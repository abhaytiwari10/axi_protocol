==> flow/design.v <==
`timescale 1ns / 1ps
module AXI_MASTER(
input clk,
input  reset_n,
input wr_en,
input rd_en,
input b_valid,
input b_response,
input wa_ready,
input wd_ready,
input [2:0]addr_in,
input ra_ready,
input rd_valid,
input [3:0] rdata_in,
input [3:0] wdata_in,
output  wa_valid,
output  [2:0] wa_addr,
output  [3:0] wd_data,
output  wd_valid,
output  wd_strb,
output  b_ready,
output  b_error,
output  ra_valid,
output  [2:0] ra_addr,
output rd_ready,
output rd_response,
output [3:0]rd_data
 );
 logic axi_wa_valid;
 logic [2:0]axi_wa_addr;
 logic [3:0] axi_wd_data;
 logic axi_wd_valid;
 logic axi_wd_strb;
 logic axi_b_ready;
 logic axi_b_error;
 logic axi_ra_valid;
 logic [2:0]axi_ra_addr;
 logic axi_rd_ready;
 logic axi_rd_response;
 logic [3:0] axi_rd_data;
 assign wa_valid = axi_wa_valid;
 assign wa_addr = axi_wa_addr;
 assign wd_data = axi_wd_data;
 assign wd_valid = axi_wd_valid;
 assign wd_strb = axi_wd_strb;
 assign b_ready = axi_b_ready;
 assign b_error = axi_b_error;
 assign ra_valid = axi_ra_valid;
 assign ra_addr = axi_ra_addr;
 assign rd_ready = axi_rd_ready;
 assign rd_response = axi_rd_response;
 assign rd_data = axi_rd_data;
 always_ff @(posedge clk,negedge reset_n)
 begin:Write_Address_Channel
 if(!reset_n)
 begin
 axi_wa_addr <= 'b0;
 axi_wa_valid <= 'b0;
 end
 else
 begin
 if(wr_en)
 begin
 axi_wa_addr <= addr_in;
 axi_wa_valid <= 1'b1;
 end 
 else if(axi_wa_valid && wa_ready)
 begin
 axi_wa_valid <= 1'b0;
 axi_wa_addr <= addr_in;
 end
 else
 axi_wa_valid <= 1'b0;
 end
 end:Write_Address_Channel
  always_ff @(posedge clk,negedge reset_n)
 begin:Write_Data_Channel
 if(!reset_n)
 begin
 axi_wd_data <= 'b0;
 axi_wd_valid <= 'b0;
 axi_wd_strb <= 'b0;
 end
 else
 begin
 if(wr_en)
 begin
 axi_wd_data <= wdata_in;
 axi_wd_valid <= 1'b1;
 axi_wd_strb <= 1'b1;
 end 
 if(axi_wd_valid && wd_ready)
 axi_wd_valid <= 1'b0;
 axi_wd_strb <= 1'b0;
 end
 end:Write_Data_Channel
  always_ff @(posedge clk)
 begin:Write_Response_Channel
 if(!reset_n)
 begin
 axi_b_ready <= 'b0;
 axi_b_error<= 'b0;
 end
 else
 axi_b_ready <= 'b1;
 begin
 if(b_valid && axi_b_ready)
 begin
 if(b_response)
 axi_b_error <= 'b1;
 else
 axi_b_error <= 'b0;
 end
 end
 end:Write_Response_Channel
  always_ff @(posedge clk,negedge reset_n)
 begin:Read_Address_Channel
 if(!reset_n)
 begin
 axi_ra_addr <= 'b0;
 axi_ra_valid <= 'b0;
 end
 else
 begin
 if(rd_en)
 begin
 axi_ra_addr <= addr_in;
 axi_ra_valid <= 1'b1;
 end 
 else if(axi_ra_valid && ra_ready)
 begin
 axi_ra_valid <= 1'b0;
 axi_ra_addr <= addr_in;
 end
 else
 axi_ra_valid <= 1'b0;
 end
 end:Read_Address_Channel
 always_ff @(posedge clk,negedge reset_n)
 begin:Read_Data_Channel
 if(!reset_n)
 begin
 axi_rd_data <= 'b0;
 axi_rd_ready <= 'b0;
 axi_rd_response <= 'b0;
 end
 else
 begin
 if(rd_en)
 begin
 axi_rd_ready <= 'b1;
 axi_rd_data <= rdata_in;
 if(rd_valid && axi_rd_ready)
 axi_rd_response <='b1;
 else 
 axi_rd_response <= 'b0;
 end
 else
 begin
 axi_rd_ready <='b0;
 axi_rd_data <= axi_rd_data;
 end
 end
 end:Read_Data_Channel
endmodule
# Reports on AXI_MASTER
# The steps from the RTL of AXI_MASTER to its reports follow in flow order.
# Lines are those of the file above, counted from 1.
# Operators: Yosys type, input widths -> output width; for muxes data width and select width s.
# Cell names lack the library's common part.
# A cell with - has no value.
[inputs]
top_module = "AXI_MASTER"
clk_port = "clk"
lib = "sky130hd"
pvt_corner = "tt_025C_1v80"

# Word level
# Yosys after proc, flatten, opt, wreduce and memory -nomap, before mapping. Memory bits, and registers merged into a memory's read port (data or address), are not among the register bits. Print and check cells are not counted. Equal cells are merged and count once.
[bits]
regBits = 20
inputBits = 21
out_inout_bits = 22
wordCells = 32
[op_classes]
equal = 1
n_mux = 13
reduce_logical = 8
[op_table]
columns = ["op", "n"]
rows = [
  ["$mux 3", 4],
  ["$mux 1", 9],
  ["$reduce_bool 2->1", 3],
  ["$logic_and 1x1->1", 5],
  ["$ne 2x1->1 const B", 1],
]

# Logic depth
# Longest topological path by Yosys (ltp), each cell counted once; first at word level (registers and memories cut), then after technology mapping (sequential cells cut; the memories' decode and read muxes count).
[depth]
ltp_word = 3
ABC_AREA = 0
depth_mapped = 3
ltp_nobuf = 2

# After synthesis
# Source: synth_stat.txt of the flow (Yosys; design flattened, memories mapped). It holds for the ABC_AREA given above (unset counts as 0); a run with the other value may have another netlist.
[synth_totals]
mapped_cells = 48
yosys_area_um2 = 750.7
seq_area_um2 = 500.5
ffs = 20
buf_cells = 3
[by_type]
columns = ["type", "n", "area_total_um2"]
rows = [
  ["dfrtp_1", 18, 450.432],
  ["mux2_2", 11, 123.869],
  ["mux2_1", 3, 33.782],
  ["edfxtp_1", 1, 30.029],
  ["buf_4", 3, 22.522],
  ["dfxtp_1", 1, 20.019],
  ["a21oi_4", 1, 16.266],
  ["mux2i_1", 1, 10.01],
  ["a21oi_2", 1, 8.758],
  ["inv_1", 2, 7.507],
  ["nand2_1", 2, 7.507],
  ["and3_1", 1, 6.256],
  ["nand3_1", 1, 5.005],
  ["o21ai_0", 1, 5.005],
  ["conb_1", 1, 3.754],
]

# Timing after synthesis
# Source: OpenSTA report_checks on the synthesized netlist (no wires, ideal clock, input and output delay 20% of the period each), path of least setup slack; recovery checks are left aside. Register names are those of the netlist, which keeps one name where synthesis merged equal registers.
[synth_path]
path_type = "register to register"
start = "register (name not given)"
end = "register axi_ra_addr[0]"
period_ns = 1.22
setup_ns = 0.125
launch_ns = 0.000
arrival_ns = 0.934
required_ns = 1.095
path_slack_ns = 0.162
delay_ns = 1.059
driving_pins = 3
n_path_buf = 0
period_less_setup_slack_ns = 1.058
# "delay_ns" = arrival - input delay + setup time.
# "driving_pins": output pins that drive a net of the path, with the launching flip-flop's if there is one; two outputs of one cell count as two.
# "period_less_setup_slack_ns" = period - worst setup slack (recovery checks aside). The figure is calculated, with input and output delays left at 20% of the set period.
# The rows between start and end are the longest chain of elaborated cells between them; the timing report does not say that the signal goes this way. Where chains are equally long, one stands for them.
# A line is the first line of the expression or statement that the cell stems from. Yosys adds cells for indexed reads and writes and turns some case tables into memories.
# A register here has more assigning lines than the two given.
[synth_between]
path_cell_list = "dfrtp_1 -> a21oi_4 -> mux2_2"
elab_chain_cells = 3
cells_between = 4
cone_lines = 2
cone_classes = "2 x mux; 2 x reduce/logical"
[synth_rtl]
columns = ["item", "line_no", "rtl"]
rows = [
  ["$logic_and 1x1->1", 130, "else if(axi_ra_valid && ra_ready)"],
  ["$mux 3", 130, ""],
  ["$mux 3", 125, "if(rd_en)"],
  ["to (assign)", 127, "axi_ra_addr <= addr_in;"],
  ["to (assign)", 133, "axi_ra_addr <= addr_in;"],
  ["to (decl)", 37, "logic [2:0]axi_ra_addr;"],
]

# Timing after layout
# Path of least setup slack in the final report of stored run 2 (OpenROAD, finished layout, wires in). Where an end is a register, its clock arrival counts in the times.
[layout_path]
path_type = "register to register"
start = "register (name not given)"
end = "register axi_ra_addr[2]"
period_ns = 1.15
setup_ns = 0.10
launch_ns = 0.29
arrival_ns = 1.36
required_ns = 1.34
path_slack_ns = -0.02
driving_pins = 4
n_path_buf = 1
# The rows between start and end are the longest chain of elaborated cells between them; the timing report does not say that the signal goes this way. Where chains are equally long, one stands for them.
# A register here has more assigning lines than the two given.
[layout_between]
path_cell_list = "dfrtp_1 -> buf_6 -> a21oi_4 -> mux2_4"
elab_chain_cells = 3
cells_between = 4
cone_lines = 2
cone_classes = "2 x mux; 2 x reduce/logical"
[layout_rtl]
columns = ["item", "line_no", "rtl"]
rows = [
  ["$logic_and 1x1->1", 130, "else if(axi_ra_valid && ra_ready)"],
  ["$mux 3", 130, ""],
  ["$mux 3", 125, "if(rd_en)"],
  ["to (assign)", 127, "axi_ra_addr <= addr_in;"],
  ["to (assign)", 133, "axi_ra_addr <= addr_in;"],
  ["to (decl)", 37, "logic [2:0]axi_ra_addr;"],
]

# 2 stored runs of AXI_MASTER in the flow (synthesis by Yosys, layout by OpenROAD, sky130hd cells), in arbitrary order. Constraints: input delay and output delay 20% of the set period each, output load 0.01 pF.
# "achievedPeriod_ns" means the clock period less the worst setup slack. The figure is calculated, with input and output delays left at 20% of the set period.
# "worst_setup_path_time_ns" is the time allowed to the run's worst setup path (the clock period less input and output delay, where it has them) less its slack. Clock arrival times count: a late capture clock shortens it, a late launch clock lengthens it.
# "total_power_uw": no workload was simulated; the value follows from the tool's default switching activity.

[[run]]
name = "stored run 1"
[run.settings]
period_ns = 0.7
CORE_UTILIZATION = 39
SETUP_SLACK_MARGIN = 0.2
PLACE_DENSITY_LB_ADDON = 0.26
CORE_MARGIN = 6
CELL_PAD_IN_SITES_DETAIL_PLACEMENT = 2
GPL_ROUTABILITY_DRIVEN = 0
CTS_CLUSTER_DIAMETER = 290
CAP_MARGIN = 20
SLEW_MARGIN = 10
MIN_ROUTING_LAYER = "met1"
MAX_ROUTING_LAYER = "met5"
[run.results]
outcome = "incomplete, placement halted on DPL-0033"

[[run]]
name = "stored run 2"
[run.settings]
period_ns = 1.15
CAP_MARGIN = 20
CORE_MARGIN = 2
CORE_UTILIZATION = 40
SLEW_MARGIN = 20
[run.results]
final_stdcell_area_um2 = 1177.4
die_area_um2 = 2239.2
worstSetupSlack_ns = -0.016
post_route_util_pct = 67.5
worst_setup_path_time_ns = 1.17
worst_path_kind = "register to register"
timing.setup.tns_ns = -0.043
achievedPeriod_ns = 1.166
total_power_uw = 1657
synth_area_um2 = 750.7
